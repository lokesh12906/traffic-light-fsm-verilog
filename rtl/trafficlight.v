==> flow/design.v <==
module trafficlight(clk,rst,pdst,light);
    input rst,clk,pdst;
    output reg [2:0] light;
    parameter RED=2'b00;
    parameter YELLOW=2'b01;
    parameter GREEN=2'b10;
    parameter BLINK=2'b11;
    parameter RED_TIME=3'd7;
    parameter YELLOW_TIME=3'd3;
    parameter GREEN_TIME=3'd6;
    parameter BLINK_TIME=3'd2;
    parameter MIN_GREEN=3'd3;
    reg [1:0] PS,NS;   
    reg [3:0] timer;
    reg [3:0] red_time;
    reg pdst_latched;
    reg [2:0] count;
    reg clk_en;
    always @(posedge clk or posedge rst)   
        begin
           if (rst) begin
              count<=3'd0;
              clk_en<=0;
           end
           else if (count==3'd5)
             begin
                count<=3'd0;
                clk_en<=1'b1;
             end
           else begin
              count<=count+3'd1;
              clk_en<=1'b0;
           end
        end
    always @(posedge clk or posedge rst)  
        begin
           if (rst) begin
              PS<=RED;
           end
          else if (clk_en)
            PS<=NS;
        end
    always @(posedge clk or posedge rst)   
     begin
        if (rst)
          timer<=4'd0;
        else if (clk_en)
           if (PS==NS)
            begin
             timer<=timer+4'd1;
            end
           else
             timer<=4'd0;
     end
    always @(posedge clk or posedge rst)   
        begin
            if (rst) 
                pdst_latched<=0;
            else if (pdst)
               pdst_latched<=1'b1;
            else if (clk_en&& PS==RED)
                pdst_latched<=0;
            else if (clk_en && PS==YELLOW && NS==RED)
               pdst_latched<=1'b0;
            end
    always @(posedge clk or posedge rst)   
       begin
           if (rst)
              red_time<=RED_TIME;
           else if (clk_en && PS==YELLOW && NS==RED)
              red_time<=pdst_latched ? RED_TIME+3'D3 : RED_TIME;
       end
    always @(*)   
         begin
            NS=PS;
            case(PS)
               RED :
                 begin
                    if (timer==red_time-1)
                        NS=GREEN;
                    else
                      NS=RED;
                 end
               GREEN:
                  begin
                     if (pdst_latched && timer>=MIN_GREEN-1)
                        NS=BLINK;
                    else if(timer==GREEN_TIME-1) 
                        NS=BLINK;
                    else 
                      NS=GREEN;
                  end
               YELLOW:
                   begin
                    if (timer==YELLOW_TIME-1)
                       NS=RED;
                    else
                       NS=YELLOW;
                   end
               BLINK:
                   begin
                    if(timer==BLINK_TIME-1)
                       NS=YELLOW;
                    else
                       NS=BLINK;
                   end
                default: NS=RED;
            endcase
        end    
    always @(*)   
         begin
            case(PS)
                RED: light=3'b100;
                YELLOW:light=3'b010;
                GREEN:light=3'b001;
                BLINK:light=timer[0]?3'b001:3'b000;
                default:light=3'b100;
            endcase
         end
endmodule
## Reports on trafficlight

The steps from the RTL of trafficlight to its reports follow in flow order.
Line numbers count from 1 in the design file above.
Cell names lack the library's common part.
The mark n/a stands for no value.

| inputs | value |
|---|---|
| top | trafficlight |
| clock port | clk |
| standard-cell library | sky130hd |
| corner | tt_025C_1v80 |

## Word level

Source: Yosys, flattened and elaborated, memories not mapped. Widths are those after wreduce. Registers that Yosys merges into a memory's read port (data or address) are not register bits. Print and check cells do not count. Equal cells are merged and count once.

| storage and ports | value |
|---|---|
| register bits after elaboration | 15 |
| output and inout port bits | 3 |
| word-level cells | 41 |

| operators by class | value |
|---|---|
| add/subtract/negate cells | 3 |
| magnitude comparators | 1 |
| eq/ne operators | 9 |
| mux-type cells | 15 |
| reduce/logical cells | 7 |

Operator list:

| cell | count |
|---|---|
| 4-bit by 32-bit == test with 1-bit output | 1 |
| 3-bit parallel mux with 4-bit select | 1 |
| 2-bit parallel mux with 4-bit select | 1 |
| 4-bit 2-to-1 mux | 2 |
| 1-bit 2-to-1 mux | 8 |
| 4-bit by 1-bit subtractor with 5-bit output with constant B | 1 |
| 1-bit logical AND | 4 |
| 2-bit == test with constant B | 2 |
| 2-bit logical NOT | 2 |
| 4-bit by 1-bit adder with 4-bit output with constant B | 1 |
| 4-bit by 1-bit == test with 1-bit output with constant B | 1 |
| 4-bit by 2-bit greater-or-equal comparator with 1-bit output with constant B | 1 |
| 4-bit by 2-bit == test with 1-bit output with constant B | 1 |
| 4-bit by 3-bit == test with 1-bit output with constant B | 1 |
| 2-bit 2-to-1 mux | 2 |
| 3-bit by 1-bit adder with 3-bit output with constant B | 1 |
| 3-bit == test with constant B | 1 |
| 3-bit nonzero test | 1 |
| 3-bit 2-to-1 mux | 1 |
| 2-bit by 1-bit == test with 1-bit output with constant B | 1 |
| 2-bit == test | 1 |

## Depth

Yosys ltp: most cells in a row. Word level: on the elaborated netlist, between registers, memories and ports. Mapped: between sequential cells and ports; inverters and the memories' decode and read muxes count.

| depth | value |
|---|---|
| word-level depth | 9 |
| ABC_AREA | 0 |
| mapped depth | 7 |
| depth with buffers taken out | 7 |

## Synthesis result

Source: synth_stat.txt of the flow (Yosys; design flattened, memories mapped). It holds for the ABC_AREA given above (unset counts as 0); a run with the other value may have another netlist.

| mapped netlist | value |
|---|---|
| cells in the netlist | 78 |
| synthesis area | 0.0007845 mm2 |
| flip-flop cells | 14 |

Cell types:

| cell | count |
|---|---|
| dfrtp_1 | 12 |
| ha_1 | 5 |
| dfstp_2 | 2 |
| inv_1 | 8 |
| xor2_1 | 3 |
| nand2_1 | 6 |
| nor2_1 | 5 |
| nor2b_1 | 3 |
| o221ai_2 | 1 |
| nand2b_1 | 2 |
| nand4_1 | 2 |
| o22ai_1 | 2 |
| buf_6 | 1 |
| mux2_1 | 1 |
| or3_4 | 1 |
| a21oi_1 | 2 |
| mux2i_1 | 1 |
| nand3_1 | 2 |

Other cell types: 18; their cells: 19.

## Timing after synthesis

Source: OpenSTA report_checks on the synthesized netlist (no wires, ideal clock, input and output delay 20% of the period each), path of least setup slack; recovery checks are left aside. Register names are those of the netlist, which keeps one name where synthesis merged equal registers.

| timing post-synthesis | value |
|---|---|
| path kind | reg-to-reg |
| start | register (name not given) |
| end | register timer[1] |
| period | 4.24 ns |
| launch time at the first pin | 0.000 ns |
| arrival | 1.684 ns |
| data required time | 4.110 ns |
| path slack | 2.426 ns |
| path delay | 1.814 ns |
| driving pins on the path | 8 |
| path buffers | 0 |
| synthesis period reached | 1.814 ns |

"path delay" is the arrival time less input delay plus setup time.
"driving pins on the path" counts driving pins, that of a launching flip-flop among them; a cell with two outputs on the path counts twice.
"synthesis period reached" = period - worst setup slack (recovery checks aside). The figure is calculated, with input and output delays left at 20% of the set period.
A register here has more assigning lines than the two given.

| between the ends, post-synthesis | value |
|---|---|
| path through | dfstp_2 > inv_1 > ha_1 > xor2_1 > nand4_1 > a211oi_1 > or3_4 > o22ai_1 |

RTL lines, path post-synthesis:

| what | line | RTL |
|---|---|---|
| to (assign) | 46 | `timer<=4'd0;` |
| to (assign) | 50 | `timer<=timer+4'd1;` |
| to (decl) | 14 | `reg [3:0] timer;` |

No chain of elaborated cells between the ends is given.

## Path in the finished layout

From the final timing report of record 1: the path of least setup slack in the routed layout; clock arrival at registers is part of the times.

| timing after layout | value |
|---|---|
| path kind | reg-to-reg |
| start | register (name not given) |
| end | register timer[3] |
| period | 1.17 ns |
| launch time at the first pin | 0.28 ns |
| arrival | 1.90 ns |
| data required time | 1.33 ns |
| path slack | -0.57 ns |
| driving pins on the path | 8 |
| path buffers | 0 |

A register here has more assigning lines than the two given.

| between the ends, after layout | value |
|---|---|
| path through | dfstp_2 > inv_2 > ha_4 > xor2_1 > nand4_1 > a211oi_2 > or3_4 > o22ai_1 |

RTL lines, path after layout:

| what | line | RTL |
|---|---|---|
| to (assign) | 46 | `timer<=4'd0;` |
| to (assign) | 50 | `timer<=timer+4'd1;` |
| to (decl) | 14 | `reg [3:0] timer;` |

No chain of elaborated cells between the ends is given.

Top module trafficlight; platform sky130hd; tools Yosys and OpenROAD; 2 stored runs in no particular order. Input and output delays are each 20% of the period that was set; the output load is 0.01 pF.
By "achieved period" is meant the clock period of the run minus its worst setup slack. This is arithmetic on one report: input and output delays are still those of the set period (20% each).
"time on the worst setup path" = time allowed to the worst setup path (clock period - input delay - output delay, where it has them) - its slack; a late launch clock adds to it, a late capture clock takes from it.
By "total design power" is meant OpenSTA's value without simulated activity: inputs other than the clock are taken to toggle once in ten clock periods, and the tool carries that through the logic.
Among the settings, -- means not set for that run.

| stored run | period_ns | CORE_UTILIZATION | PLACE_DENSITY_LB_ADDON | TNS_END_PERCENT | GPL_TIMING_DRIVEN | GPL_ROUTABILITY_DRIVEN | CTS_CLUSTER_SIZE | CTS_CLUSTER_DIAMETER | CAP_MARGIN | CORE_MARGIN | SLEW_MARGIN | synthesized cell area (mm2) | die size (mm2) | standard-cell area after layout (mm2) | utilization after routing | worst slack on setup checks (ns) | post-route setup TNS (ns) | total design power (mW) | achieved period (ns) | time on the worst setup path (ns) | kind of the worst setup path |
|---|---|---|---|---|---|---|---|---|---|---|---|---|---|---|---|---|---|---|---|---|---|
| record 1 | 1.17 | 28 | 0.1 | 65 | 1 | 0 | 82 | 277 | 40 | 2 | 20 | 0.0007845 | 0.003241 | 0.0011098 | 0.41 | -0.568 | -5.313 | 0.8616 | 1.738 | 1.74 | reg-to-reg |
| record 2 | 2.99 | 40 | -- | -- | -- | -- | -- | -- | 20 | 2 | 20 | 0.0007845 | 0.0023314 | 0.0008934 | 0.47 | 0.735 | 0.000 | 0.3444 | 2.255 | 1.66 | reg-to-output |
